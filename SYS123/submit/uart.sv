==> flow/design.v <==
module Uart (
    input wire async_resetn,
    (* X_INTERFACE_INFO = "xilinx.com:signal:clock:1.0 clock CLK" *)
    (* X_INTERFACE_PARAMETER = "ASSOCIATED_BUSIF S_AXI_LITE, FREQ_HZ 100000000" *)
    input wire clock,
    (* X_INTERFACE_INFO = "xilinx.com:interface:aximm:1.0 S_AXI_LITE AWADDR" *)
    (* X_INTERFACE_PARAMETER = "CLK_DOMAIN clock, ID_WIDTH 0, PROTOCOL AXI4LITE, DATA_WIDTH 32" *)
    input wire [15:0] s_axi_awaddr,
    (* X_INTERFACE_INFO = "xilinx.com:interface:aximm:1.0 S_AXI_LITE AWVALID" *)
    input wire s_axi_awvalid,
    (* X_INTERFACE_INFO = "xilinx.com:interface:aximm:1.0 S_AXI_LITE AWREADY" *)
    output wire s_axi_awready,
    (* X_INTERFACE_INFO = "xilinx.com:interface:aximm:1.0 S_AXI_LITE WDATA" *)
    input wire [31:0] s_axi_wdata,
    (* X_INTERFACE_INFO = "xilinx.com:interface:aximm:1.0 S_AXI_LITE WVALID" *)
    input wire s_axi_wvalid,
    (* X_INTERFACE_INFO = "xilinx.com:interface:aximm:1.0 S_AXI_LITE WREADY" *)
    output wire s_axi_wready,
    (* X_INTERFACE_INFO = "xilinx.com:interface:aximm:1.0 S_AXI_LITE BRESP" *)
    output reg [1:0] s_axi_bresp,
    (* X_INTERFACE_INFO = "xilinx.com:interface:aximm:1.0 S_AXI_LITE BVALID" *)
    output reg s_axi_bvalid,
    (* X_INTERFACE_INFO = "xilinx.com:interface:aximm:1.0 S_AXI_LITE BREADY" *)
    input wire s_axi_bready,
    (* X_INTERFACE_INFO = "xilinx.com:interface:aximm:1.0 S_AXI_LITE ARADDR" *)
    input wire [15:0] s_axi_araddr,
    (* X_INTERFACE_INFO = "xilinx.com:interface:aximm:1.0 S_AXI_LITE ARVALID" *)
    input wire s_axi_arvalid,
    (* X_INTERFACE_INFO = "xilinx.com:interface:aximm:1.0 S_AXI_LITE ARREADY" *)
    output wire s_axi_arready,
    (* X_INTERFACE_INFO = "xilinx.com:interface:aximm:1.0 S_AXI_LITE RDATA" *)
    output reg [31:0] s_axi_rdata,
    (* X_INTERFACE_INFO = "xilinx.com:interface:aximm:1.0 S_AXI_LITE RRESP" *)
    output reg [1:0] s_axi_rresp,
    (* X_INTERFACE_INFO = "xilinx.com:interface:aximm:1.0 S_AXI_LITE RVALID" *)
    output reg s_axi_rvalid,
    (* X_INTERFACE_INFO = "xilinx.com:interface:aximm:1.0 S_AXI_LITE RREADY" *)
    input wire s_axi_rready,
    output reg interrupt,
    (* X_INTERFACE_INFO = "xilinx.com:interface:uart:1.0 RS232 TxD" *)
    output reg TxD,
    (* X_INTERFACE_INFO = "xilinx.com:interface:uart:1.0 RS232 RxD" *)
    input wire RxD,
    (* X_INTERFACE_INFO = "xilinx.com:interface:uart:1.0 RS232 RTSn" *)
    output reg RTSn,
    (* X_INTERFACE_INFO = "xilinx.com:interface:uart:1.0 RS232 CTSn" *)
    input wire CTSn
);
wire reset;
(* ASYNC_REG="true" *)
reg  [2:0] reset_sync;
assign reset = reset_sync[2];
always @(posedge clock)
    reset_sync <= {reset_sync[1:0], !async_resetn};
reg  [7:0] rx_buf [(1<<4)-1:0];
reg  [4-1:0] rx_inp_pos;
reg  [4-1:0] rx_out_pos;
wire [4-1:0] rx_inp_nxt;
wire [4-1:0] rx_out_nxt;
wire rx_full;
wire rx_empty;
wire rx_irq;
assign rx_full = rx_inp_nxt == rx_out_pos;
assign rx_empty = rx_inp_pos == rx_out_pos;
assign rx_inp_nxt = rx_inp_pos + 1;
assign rx_out_nxt = rx_out_pos + 1;
assign rx_irq = !rx_empty;
reg  [7:0] tx_buf [(1<<4)-1:0];
reg  [4-1:0] tx_inp_pos;
reg  [4-1:0] tx_out_pos;
wire [4-1:0] tx_inp_nxt;
wire [4-1:0] tx_out_nxt;
wire [4-1:0] tx_len;
wire tx_full;
wire tx_empty;
wire tx_irq;
reg tx_stop;
reg [7:0] xon_xoff_inp;
reg [7:0] xon_xoff_out;
assign tx_full = tx_inp_nxt == tx_out_pos;
assign tx_empty = tx_inp_pos == tx_out_pos;
assign tx_inp_nxt = tx_inp_pos + 1;
assign tx_out_nxt = tx_out_pos + 1;
assign tx_len = tx_inp_pos - tx_out_pos;
assign tx_irq = tx_len <= (1 << (4 - 2));
parameter integer BAUD_RATE = 32'd115200;
parameter integer PHASE_MAX_tmp = (100000000/ 8 / BAUD_RATE - 1);
parameter shortint PHASE_MAX = PHASE_MAX_tmp[15:0];
parameter shortint PHASE_RXC = PHASE_MAX / 2;
reg [4-1:0] rx_state;
reg [4-1:0] tx_state;
reg [15:0] rx_phase;
reg [15:0] tx_phase;
reg [7:0] rx_rg;
reg [7:0] tx_rg;
reg CTS0;
always @(posedge clock) begin
    if (reset) begin
        RTSn <= 1;
        CTS0 <= 1;
        TxD <= 1;
        rx_inp_pos <= 0;
        tx_out_pos <= 0;
        rx_state <= 0;
        tx_state <= 0;
        rx_phase <= 0;
        tx_phase <= 0;
        xon_xoff_out <= 0;
    end else begin
        RTSn <= rx_full;
        if (tx_phase == PHASE_MAX) begin
            CTS0 <= CTSn;
            case (tx_state)
            0:
                if (CTSn == 0 && CTS0 == 0) begin
                  if (xon_xoff_inp != xon_xoff_out) begin
                      if (xon_xoff_inp != 0) begin
                          TxD <= 0;
                          tx_state <= 1;
                          tx_rg <= xon_xoff_inp;
                      end
                      xon_xoff_out <= xon_xoff_inp;
                  end else if (!tx_empty && !tx_stop) begin
                      TxD <= 0;
                      tx_state <= 1;
                      tx_rg <= tx_buf[tx_out_pos];
                      tx_out_pos <= tx_out_nxt;
                  end
                end
            1: begin TxD <= tx_rg[0]; tx_state <= 2; end
            2: begin TxD <= tx_rg[1]; tx_state <= 3; end
            3: begin TxD <= tx_rg[2]; tx_state <= 4; end
            4: begin TxD <= tx_rg[3]; tx_state <= 5; end
            5: begin TxD <= tx_rg[4]; tx_state <= 6; end
            6: begin TxD <= tx_rg[5]; tx_state <= 7; end
            7: begin TxD <= tx_rg[6]; tx_state <= 8; end
            8: begin TxD <= tx_rg[7]; tx_state <= 9; end
            9: begin TxD <= 1; tx_state <= 0; end
            endcase
            tx_phase <= 0;
        end else begin
            tx_phase <= tx_phase + 1;
        end
        if (rx_phase == PHASE_MAX) begin
            case (rx_state)
            0: if (RxD == 0) begin rx_state <= 1; end
            1: begin rx_rg[0] <= RxD; rx_state <= 2; end
            2: begin rx_rg[1] <= RxD; rx_state <= 3; end
            3: begin rx_rg[2] <= RxD; rx_state <= 4; end
            4: begin rx_rg[3] <= RxD; rx_state <= 5; end
            5: begin rx_rg[4] <= RxD; rx_state <= 6; end
            6: begin rx_rg[5] <= RxD; rx_state <= 7; end
            7: begin rx_rg[6] <= RxD; rx_state <= 8; end
            8: begin rx_rg[7] <= RxD; rx_state <= 9; end
            9:
                begin
                    rx_buf[rx_inp_pos] <= rx_rg;
                    rx_inp_pos <= rx_inp_nxt;
                    rx_state <= 0;
                end
            endcase
            rx_phase <= 0;
        end else if (rx_state == 0 && RxD == 1) begin
            rx_phase <= PHASE_RXC;
        end else begin
            rx_phase <= rx_phase + 1;
        end
    end
end
reg [1:0] irq_enable;
reg [15:0] read_addr;
reg [15:0] write_addr;
reg [31:0] write_data;
reg rd_req;
reg [1:0] wr_req;
assign s_axi_arready = !rd_req && !s_axi_rvalid;
assign s_axi_awready = !wr_req[0] && !s_axi_bvalid;
assign s_axi_wready = !wr_req[1] && !s_axi_bvalid;
always @(posedge clock) begin
    if (reset) begin
        s_axi_rdata <= 0;
        s_axi_rresp <= 0;
        s_axi_rvalid <= 0;
        s_axi_bresp <= 0;
        s_axi_bvalid <= 0;
        rd_req <= 0;
        wr_req <= 0;
        read_addr <= 0;
        write_addr <= 0;
        write_data <= 0;
        rx_out_pos <= 0;
        tx_inp_pos <= 0;
        irq_enable <= 0;
        interrupt <= 0;
        xon_xoff_inp <= 0;
        tx_stop <= 0;
    end else begin
        interrupt <= (irq_enable[0] && rx_irq) || (irq_enable[1] && tx_irq);
        if (s_axi_arready && s_axi_arvalid) begin
            read_addr <= s_axi_araddr;
            rd_req <= 1;
        end
        if (s_axi_rvalid && s_axi_rready) begin
            s_axi_rvalid <= 0;
        end else if (!s_axi_rvalid && rd_req) begin
            s_axi_rdata <= 0;
            if (read_addr[15:4] == 0) begin
                case (read_addr[3:0])
                4'h00: if (!rx_empty) begin s_axi_rdata[7:0] <= rx_buf[rx_out_pos]; rx_out_pos <= rx_out_nxt; end
                4'h08: s_axi_rdata[4:0] <= { !CTSn, tx_full, tx_empty, rx_full, !rx_empty };
                4'h0c: s_axi_rdata[6:4] <= { tx_stop, irq_enable };
                default: ;
                endcase
            end
            s_axi_rresp <= 0;
            s_axi_rvalid <= 1;
            rd_req <= 0;
        end
        if (s_axi_awready && s_axi_awvalid) begin
            write_addr <= s_axi_awaddr;
            wr_req[0] <= 1;
        end
        if (s_axi_wready && s_axi_wvalid) begin
            write_data <= s_axi_wdata;
            wr_req[1] <= 1;
        end
        if (s_axi_bvalid && s_axi_bready) begin
            s_axi_bvalid <= 0;
        end else if (!s_axi_bvalid && wr_req == 2'b11) begin
            if (write_addr[15:4] == 0) begin
                case (write_addr[3:0])
                4'h04:
                    if (write_data[8] != 0) begin
                        xon_xoff_inp <= write_data[7:0];
                    end else if (!tx_full) begin
                        tx_buf[tx_inp_pos] <= write_data[7:0];
                        tx_inp_pos <= tx_inp_nxt;
                    end
                4'h0c:
                    begin
                        if (write_data[0]) begin rx_out_pos <= rx_inp_pos; end
                        if (write_data[1]) begin tx_inp_pos <= tx_out_pos; end
                        irq_enable <= write_data[5:4];
                        tx_stop <= write_data[6];
                    end
                default:
                    ;
                endcase
            end
            s_axi_bresp <= 0;
            s_axi_bvalid <= 1;
            wr_req <= 0;
        end
    end
end
endmodule
-- Step by step through the tools: Uart
What the tools print for Uart, step after step.
Line numbers count from 1 in the design file above.
Cell names lack the library's common part.
The mark n/a stands for no value.
- top module: Uart
- clock: clock
- library: sky130hd
- library corner: tt_025C_1v80

-- Word-level counts
Source: Yosys, flattened and elaborated, memories not mapped. Widths are those after wreduce. Print and check cells do not count. Equal cells are merged and count once.
Yosys's memory passes give these memory sizes; they may raise the number of words (mostly to a power of two), join words into wider ones and drop unused or constant bits.
- noted mux-type cells: 84
- multipliers at 0
- noted divide/modulo/power cells: 0
- noted reduce/logical cells: 59
- $lt $le $gt $ge: 1
- add/sub/neg operators at 7
- bitwise gates (word level): 6
- equal/unequal tests: 38
- noted shift operators: 0
- operators with widths (operator ; number):
    2-to-1 mux 4 bit ; 33
    2-to-1 mux 8 bit ; 13
    case mux 4 bit (select 10 bit) ; 2
    == test 4 x 3 -> 1 bit (second input constant) ; 9
    adder 16 x 1 -> 16 bit (second input constant) ; 2
    == test 16 x 7 -> 1 bit (second input constant) ; 2
    == test 4 bit (second input constant) ; 7
    2-to-1 mux 1 bit ; 28
    AND reduction 3 bit ; 9
    zero test 12 bit ; 2
    nonzero test 10 bit ; 2
    adder 4 x 1 -> 4 bit (second input constant) ; 4
    == test 4 x 2 -> 1 bit (second input constant) ; 4
    == test 4 bit ; 4
    case mux 4 bit (select 2 bit) ; 2
    logical AND 1 bit ; 15
    AND reduction 5 bit ; 3
    zero test 4 bit ; 3
    zero test 1 bit ; 10
    inequality test 2 bit (second input constant) ; 5
    case mux 1 bit (select 10 bit) ; 1
    OR reduction 2 bit ; 4
    == test 4 x 1 -> 1 bit (second input constant) ; 2
    AND reduction 4 bit ; 2
    inequality test 8 bit ; 1
    nonzero test 8 bit ; 1
    AND reduction 7 bit ; 1
    inverter 1 bit ; 6
Not listed: further kinds 14, cells in them 18.
- clocked read ports x word width: 16
- noted flip-flop bits (word level): 152
- memory cells at 2
- noted bits in writable memories: 256
- noted cells after elaboration: 236
- bits in read-only memories: 0
- noted bits in latches: 0
- bits of input ports: 73
- memories (name ; depth ; bits a word ; rd ports ; write ports ; line ; text):
    rx_buf ; 16 ; 8 ; 1 ; 1 ; 55 ; reg  [7:0] rx_buf [(1<<4)-1:0];
    tx_buf ; 16 ; 8 ; 1 ; 1 ; 68 ; reg  [7:0] tx_buf [(1<<4)-1:0];

-- Longest topological paths
Longest topological path by Yosys (ltp), each cell counted once; first at word level (registers and memories cut), then after technology mapping (sequential cells cut; the memories' decode and read muxes count).
- noted word-level depth: 12
- noted ABC_AREA: 0
- gate-level depth with buffers: 8
- depth with buffers taken out at 8

-- Netlist
The flow's flattened synthesis, as Yosys stat reports it; memories are mapped. The netlist is that of the ABC_AREA named above (0 if unset); the other value can give another one.
Totals and module areas in this step are rounded.
- mapped flip-flops at 424
- noted mapped area: 17000 µm²
- cells in the netlist: 1232
- cells by type (type ; number ; area in all (µm²)):
    edfxtp_1 ; 272 ; 8.17E+03
    dfxtp_1 ; 152 ; 3.04E+03
    mux4_2 ; 80 ; 1.8E+03
    nand2_1 ; 141 ; 529.258
    nor2_1 ; 121 ; 454.186
    a21oi_1 ; 68 ; 340.326
    mux2i_1 ; 33 ; 330.317
    xnor2_1 ; 29 ; 253.994
    buf_4 ; 29 ; 217.709
    xor2_1 ; 23 ; 201.443
    ha_1 ; 15 ; 187.68
    nand3_1 ; 32 ; 160.154
    clkbuf_1 ; 35 ; 131.376
    nor4_1 ; 19 ; 118.864
    nand4_1 ; 15 ; 93.84
    mux2_2 ; 8 ; 90.086
    inv_1 ; 23 ; 86.333
    and2_1 ; 12 ; 75.072
Not listed: further types 41, cells in them 125.

-- Worst setup path after synthesis
Source: OpenSTA report_checks on the synthesized netlist (no wires, ideal clock, input and output delay 20% of the period each), path of least setup slack; recovery checks are left aside. Register names are those of the netlist, which keeps one name where synthesis merged equal registers.
- path kind: reg-to-reg
- start: register rx_phase[0]
- end: memory rx_buf[1][0]
- period at 2640 ps
- stages at 8
- noted setup slack: 229 ps
- setup time: 383 ps
- data arrival time at 2028 ps
- path delay at 2411 ps
- launch time at the first pin at 0 ps
- noted period reached after synthesis: 2411 ps
"path delay" = arrival - input delay + setup time.
"stages" counts driving pins, that of a launching flip-flop among them; a cell with two outputs on the path counts twice.
"period reached after synthesis" is the clock period less the worst setup slack; recovery checks do not enter. This is arithmetic on one report: input and output delays are still those of the set period (20% each).
Between the ends stands the longest chain of elaborated cells between them, by number of cells; it is not shown to be the way that was timed. Of several equally long chains one is given.
Each line given opens the expression or statement behind the cell; cells for indexed reads and writes are added by Yosys, which also makes memories of some case tables.
At most two assigning lines are given for a register; there are more.
Only ways into the end's enable, where the timed path ends, are counted here.
- cell sequence: dfxtp_1 > ha_1 > nor4b_1 > nand4_1 > nor2_1 > clkbuf_1 > nand3_1 > nor3_1
- noted length of the longest elaborated chain: 3
- noted elaborated cells between the ends (all ways): 5
- those cells by class: 1 x eq/ne; 4 x mux
- ends and longest elaborated chain, post-synthesis (element ; line ; text):
    start: declaration ; 92 ; reg [15:0] rx_phase;
    start: assignment ; 106 ; rx_phase <= 0;
    start: assignment ; 166 ; rx_phase <= rx_phase + 1;
    == test 16 x 7 -> 1 bit ; 144 ; if (rx_phase == PHASE_MAX) begin
    2-to-1 mux 4 bit ; 144 ;
    2-to-1 mux 4 bit ; 98 ; if (reset) begin
    end: declaration ; 55 ; reg  [7:0] rx_buf [(1<<4)-1:0];

-- Timing after layout
Path of least setup slack in the final report of record 1 (OpenROAD, finished layout, wires in). Where an end is a register, its clock arrival counts in the times.
The report prints the path's times to 10 ps; the period is as set.
- path kind: reg-to-reg
- start: register tx_inp_pos[0]
- end: memory tx_buf[8][4]
- setup time: 370 ps
- launch time at the first pin at 560 ps
- period at 4750 ps
- noted setup slack: 1650 ps
- data arrival time at 3300 ps
- stages at 8
Between the ends stands the longest chain of elaborated cells between them, by number of cells; it is not shown to be the way that was timed. Of several equally long chains one is given.
At most two assigning lines are given for a register; there are more.
Only ways into the end's enable, where the timed path ends, are counted here.
- cell sequence: dfxtp_1 > ha_1 > xor2_1 > or3_1 > a31oi_2 > nor3_1 > nand3_1 > nor2_1
- noted length of the longest elaborated chain: 9
- noted elaborated cells between the ends (all ways): 16
- those cells by class: 1 x add/sub; 1 x eq/ne; 14 x mux
- ends and longest elaborated chain, post-layout (element ; line ; text):
    start: declaration ; 69 ; reg  [4-1:0] tx_inp_pos;
    start: assignment ; 237 ; tx_inp_pos <= tx_inp_nxt;
    start: assignment ; 242 ; if (write_data[1]) begin tx_inp_pos <= tx_out_pos; end
    adder 4 x 1 -> 4 bit ; 82 ; assign tx_inp_nxt = tx_inp_pos + 1;
    == test 4 bit ; 80 ; assign tx_full = tx_inp_nxt == tx_out_pos;
    2-to-1 mux 4 bit ; 235 ; end else if (!tx_full) begin
    2-to-1 mux 4 bit ; 233 ; if (write_data[8] != 0) begin
    2-to-1 mux 4 bit ; 231 ; case (write_addr[3:0])
    2-to-1 mux 4 bit ; 230 ; if (write_addr[15:4] == 0) begin
    2-to-1 mux 4 bit ; 229 ; end else if (!s_axi_bvalid && wr_req == 2'b11) begin
    2-to-1 mux 4 bit ; 227 ; if (s_axi_bvalid && s_axi_bready) begin
    2-to-1 mux 4 bit ; 180 ; if (reset) begin
    end: declaration ; 68 ; reg  [7:0] tx_buf [(1<<4)-1:0];

==> runs of Uart <==
Stored flow runs of Uart (2 of them; Yosys, OpenROAD, sky130hd). They differ in their settings and are not a sequence. Constraints: input delay and output delay 20% of the set period each, output load 0.01 pF.
"worst setup path time" means the part of the period allowed to the worst setup path (the constraints hold back 20% at inputs and 20% at outputs) less its slack; where the path has registers, the arrival times of their clocks count too.
By "overall power" is meant OpenSTA's value without simulated activity: inputs other than the clock are taken to toggle once in ten clock periods, and the tool carries that through the logic.
"worst setup path time" is known to 10 ps.
Values from the reports are rounded here.

Record 1
Settings were period_ns = 4.75; CAP_MARGIN = 20; CORE_MARGIN = 2; CORE_UTILIZATION = 40; SLEW_MARGIN = 20
- worst setup path time at 3100 ps
- type of the worst setup path: reg-to-reg
- noted the smallest setup slack: 1600 ps
- noted the standard-cell area of the final layout: 20000 µm²
- setup TNS at 0 ps
- noted the worst hold slack in the final report: 330 ps
- synthesis area: 17000 µm²
- die area: 45000 µm²
- overall power at 7700 uW

Record 2
Settings were period_ns = 3.55; CORE_UTILIZATION = 18; SETUP_SLACK_MARGIN = 0.32; PLACE_DENSITY = 0.4; CTS_CLUSTER_SIZE = 72; CAP_MARGIN = 20; CORE_MARGIN = 2; SLEW_MARGIN = 20
- setup TNS at 0 ps
- noted the smallest setup slack: 810 ps
- die area: 98000 µm²
- worst setup path time at 2740 ps
- type of the worst setup path: reg-to-reg
- overall power at 11000 uW
- synthesis area: 17000 µm²
- noted the worst hold slack in the final report: 320 ps
- noted the standard-cell area of the final layout: 21000 µm²
